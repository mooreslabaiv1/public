==> flow/design.v <==
`timescale 1ns/1ps
module serialDP(
    input  wire       clk,
    input  wire       in,
    input  wire       reset,     
    output reg  [7:0] out_byte,  
    output reg        done       
);
    wire odd_parity;
    reg  parity_reset;  
    wire parity_in;    
    reg [3:0] bit_count;
    typedef enum reg [2:0] {
        IDLE,
        START,
        DATA,
        PARITY,
        STOP,
        WAIT_STOP
    } state_t;
    state_t state, next_state;
    assign parity_in = ( (state == DATA) || (state == PARITY) ) ? in : 1'b0;
    parity p0 (
        .clk   (clk),
        .reset (parity_reset),
        .in    (parity_in),
        .odd   (odd_parity)
    );
    always @(*) begin
        next_state = state;   
        case (state)
            IDLE: begin
                if (in == 1'b0)
                    next_state = START;
            end
            START: begin
                next_state = DATA;
            end
            DATA: begin
                if (bit_count == 4'd7)
                    next_state = PARITY;   
                else
                    next_state = DATA;
            end
            PARITY: begin
                next_state = STOP;
            end
            STOP: begin
                if (in == 1'b1)
                    next_state = IDLE;    
                else
                    next_state = WAIT_STOP;
            end
            WAIT_STOP: begin
                if (in == 1'b1)
                    next_state = IDLE;
            end
        endcase
    end
    always @(posedge clk) begin
        if (reset) begin
            state       <= IDLE;
            bit_count   <= 4'd0;
            out_byte    <= 8'd0;
            done        <= 1'b0;
            parity_reset <= 1'b1;   
        end
        else begin
            done         <= 1'b0;
            parity_reset <= 1'b0;
            state <= next_state;
            case (state)
                IDLE: begin
                    bit_count <= 4'd0;
                end
                START: begin
                    parity_reset <= 1'b1;  
                    out_byte    <= 8'd0;
                end
                DATA: begin
                    out_byte <= {out_byte[6:0], in}; 
                    bit_count <= bit_count + 1;
                end
                PARITY: begin
                end
                STOP: begin
                    if (in == 1'b1 && odd_parity == 1'b1) begin
                        done <= 1'b1;   
                    end
                end
                WAIT_STOP: begin
                end
            endcase
        end
    end
endmodule
module parity (
    input clk,
    input reset,
    input in,
    output reg odd);
    always @(posedge clk)
        if (reset) odd <= 0;
        else if (in) odd <= ~odd;
endmodule
## From RTL to reports: serialDP

The steps from the RTL of serialDP to its reports follow in flow order.
Lines are those of the file above, counted from 1.
The mark - stands for no value.

- Top: serialDP
- Clock: clk
- Standard-cell library: sky130hd
- Timing corner: tt_025C_1v80

## Elaborated design

Source: Yosys, flattened and elaborated, memories not mapped. Widths are those after wreduce. Registers that Yosys merges into a memory's read port (data or address) are not register bits. Print and check cells do not count. Equal cells are merged and count once.

- Output and inout port bits: 9
- Cells after elaboration: 35
- Bits in registers: 18

- Eq/ne operators: 8
- Reduce/logical cells: 8
- Bitwise logic cells: 2
- Multiplexer cells: 10
- Add/subtract/negate cells: 1

Operators with widths:

| kind | number |
|---|---|
| parallel mux 3 bit (select 6 bit) | 1 |
| parallel mux 8 bit (select 2 bit) | 1 |
| two-way mux 3 bit | 3 |
| parallel mux 4 bit (select 2 bit) | 1 |
| equality test 3 x 2 -> 1 bit with constant B | 2 |
| equality test 3 bit with constant B | 2 |
| nonzero test 6 bit | 1 |
| != test 2 bit with constant B | 2 |
| nonzero test 2 bit | 2 |
| adder 4 x 1 -> 4 bit with constant B | 1 |
| equality test 4 x 3 -> 1 bit with constant B | 1 |
| two-way mux 1 bit | 4 |
| equality test 3 x 1 -> 1 bit with constant B | 1 |
| zero test 3 bit | 1 |
| AND reduction 3 bit | 1 |
| NOT 1 bit | 2 |
| OR reduction 2 bit | 1 |
| logical AND 1 bit | 1 |
| logical OR 1 bit | 1 |

## Logic depth

Yosys ltp: most cells in a row. Word level: on the elaborated netlist, between registers, memories and ports. Mapped: between sequential cells and ports; inverters and the memories' decode and read muxes count.

- Word-level depth: 3
- ABC_AREA: 0
- Mapped depth: 5
- Mapped depth without buffers: 4

## After synthesis

Yosys stat after the flow's synthesis: flattened, memories mapped to cells. It holds for the ABC_AREA given above (unset counts as 0); a run with the other value may have another netlist.
The area totals of this step are shown rounded.

- Flip-flops: 21
- Buffer cells: 6
- Cells in the netlist: 82
- Mapped area: 828 µm²

Cells by type:

| cell | number |
|---|---|
| sky130_fd_sc_hd__dfxtp_1 | 21 |
| sky130_fd_sc_hd__a21oi_1 | 13 |
| sky130_fd_sc_hd__nor3b_2 | 5 |
| sky130_fd_sc_hd__nor2_1 | 14 |
| sky130_fd_sc_hd__nor3b_1 | 6 |
| sky130_fd_sc_hd__buf_6 | 2 |
| sky130_fd_sc_hd__buf_12 | 1 |
| sky130_fd_sc_hd__buf_2 | 3 |
| sky130_fd_sc_hd__a211oi_2 | 1 |
| sky130_fd_sc_hd__ha_1 | 1 |
| sky130_fd_sc_hd__and4b_1 | 1 |
| sky130_fd_sc_hd__mux2i_1 | 1 |
| sky130_fd_sc_hd__nor3_1 | 2 |
| sky130_fd_sc_hd__o21ai_0 | 2 |
| sky130_fd_sc_hd__a41oi_1 | 1 |
| sky130_fd_sc_hd__xor2_1 | 1 |
| sky130_fd_sc_hd__nand3b_1 | 1 |
| sky130_fd_sc_hd__o31ai_1 | 1 |

Not listed: further types 5, cells in them 5.
By module: a second synthesis without flattening, with its own total; a netlist apart from the flattened one above.

- Cell total of the unflattened synthesis: 82
- Area total of the unflattened synthesis: 771 µm²

Rows give one instance, submodules left out.

Modules:

| module | cells | instances | seq. area (µm²) | area (µm²) |
|---|---|---|---|---|
| serialDP | 79 | 1 | 400 | 738 |
| parity | 3 | 1 | 20.0 | 32.5 |

## Timing after synthesis

Path of least setup slack by OpenSTA after synthesis, without wires, with an ideal clock, recovery checks aside; 20% of the period is set as input and as output delay. Where synthesis merged equal registers, the netlist keeps one of their names.

- Kind: reg2reg
- Start point: reg (no name shown)
- End point: reg state
- Buffers on the path: 0
- Path delay: 0.934 ns
- Launch time at the first pin: 0.000 ns
- Arrival time: 0.817 ns
- Slack: -0.022 ns
- Data required time: 0.795 ns
- Stages: 5
- Clock period: 0.912 ns
- Synthesis period reached: 0.934 ns

"path delay" = arrival - input delay + setup time.
"stages" counts driving pins, that of a launching flip-flop among them; a cell with two outputs on the path counts twice.
"synthesis period reached" = period - worst setup slack (recovery checks aside). The figure is calculated, with input and output delays left at 20% of the set period.
An end named without its bit number is one bit of that signal or, where synthesis recoded a state register, one of its new flip-flops.

- Path through: sky130_fd_sc_hd__dfxtp_1 > sky130_fd_sc_hd__ha_1 > sky130_fd_sc_hd__nand3b_1 > sky130_fd_sc_hd__a21oi_1 > sky130_fd_sc_hd__nor2_1

RTL lines, path after synthesis:

| item | line | text |
|---|---|---|
| end: assignment | 62 | `state       <= IDLE;` |
| end: assignment | 71 | `state <= next_state;` |
| end: declaration | 21 | `state_t state, next_state;` |

No chain of elaborated cells between the ends is given.

## Path in the finished layout

Path of least setup slack in the final report of run 1 (OpenROAD, finished layout, wires in). Where an end is a register, its clock arrival counts in the times.

- Kind: reg2reg
- Start point: reg (no name shown)
- End point: reg out_byte[1]
- Buffers on the path: 1
- Data required time: 1.05 ns
- Arrival time: 1.17 ns
- Launch time at the first pin: 0.30 ns
- Stages: 5
- Slack: -0.12 ns
- Clock period: 0.853 ns

At most two assigning lines are given for a register; there are more.

- Path through: sky130_fd_sc_hd__dfxtp_2 > sky130_fd_sc_hd__buf_4 > sky130_fd_sc_hd__nor3b_2 > sky130_fd_sc_hd__a21oi_1 > sky130_fd_sc_hd__nor2_1

RTL lines, path post-layout:

| item | line | text |
|---|---|---|
| end: assignment | 64 | `out_byte    <= 8'd0;` |
| end: assignment | 81 | `out_byte <= {out_byte[6:0], in};` |
| end: declaration | 6 | `output reg  [7:0] out_byte,` |

No chain of elaborated cells between the ends is given.

Settings and measured results of 2 stored flow runs for module serialDP (sky130hd), not sorted in any way. The constraints put input and output delay at 20% of the set period each and load the outputs with 0.01 pF.
"clock period reached" means the clock period less the worst setup slack. The figure is calculated, with input and output delays left at 20% of the set period.
By "time on the worst setup path" is meant the share of the clock period that the worst setup path is allowed (20% is reserved at inputs, 20% at outputs), minus its slack. Clock arrival times at its registers enter into it.
By "total design power" is meant OpenSTA's value without simulated activity: inputs other than the clock are taken to toggle once in ten clock periods, and the tool carries that through the logic.
Results are given in rounded form.

### Run 1

Settings: `period_ns=0.853`, `CORE_UTILIZATION=53`, `PLACE_DENSITY_LB_ADDON=0.22`, `CELL_PAD_IN_SITES_GLOBAL_PLACEMENT=0`, `GPL_TIMING_DRIVEN=1`, `GPL_ROUTABILITY_DRIVEN=1`, `CTS_CLUSTER_SIZE=43`, `SLEW_MARGIN=20`, `CAP_MARGIN=20`, `CORE_MARGIN=2`

- Total design power: 1640 uW
- Area of the standard cells in the finished layout: 1180 µm²
- Clock period reached: 0.971 ns
- Final utilization: 79.1%
- Cell area after synthesis: 828 µm²
- Total negative slack on setup checks: -1.51 ns
- Worst slack on setup checks: -0.118 ns
- Area of the die: 1890 µm²
- Time on the worst setup path: 0.97 ns
- Kind of the worst setup path: reg2reg
- Final worst hold slack: 0.400 ns

### Run 2

Settings: `period_ns=0.91`, `CORE_UTILIZATION=27`, `PLACE_DENSITY=0.61`, `HOLD_SLACK_MARGIN=0.04`, `CELL_PAD_IN_SITES_GLOBAL_PLACEMENT=0`, `ABC_AREA=1`, `GPL_ROUTABILITY_DRIVEN=1`, `CTS_CLUSTER_DIAMETER=364`, `SLEW_MARGIN=5`, `MIN_ROUTING_LAYER=met2`, `MAX_ROUTING_LAYER=met5`, `CAP_MARGIN=20`, `CORE_MARGIN=2`

- Total design power: 1530 uW
- Area of the standard cells in the finished layout: 1070 µm²
- Clock period reached: 0.950 ns
- Final utilization: 39.7%
- Cell area after synthesis: 753 µm²
- Total negative slack on setup checks: -0.231 ns
- Worst slack on setup checks: -0.040 ns
- Area of the die: 3230 µm²
- Time on the worst setup path: 0.95 ns
- Kind of the worst setup path: reg2reg
- Final worst hold slack: 0.389 ns
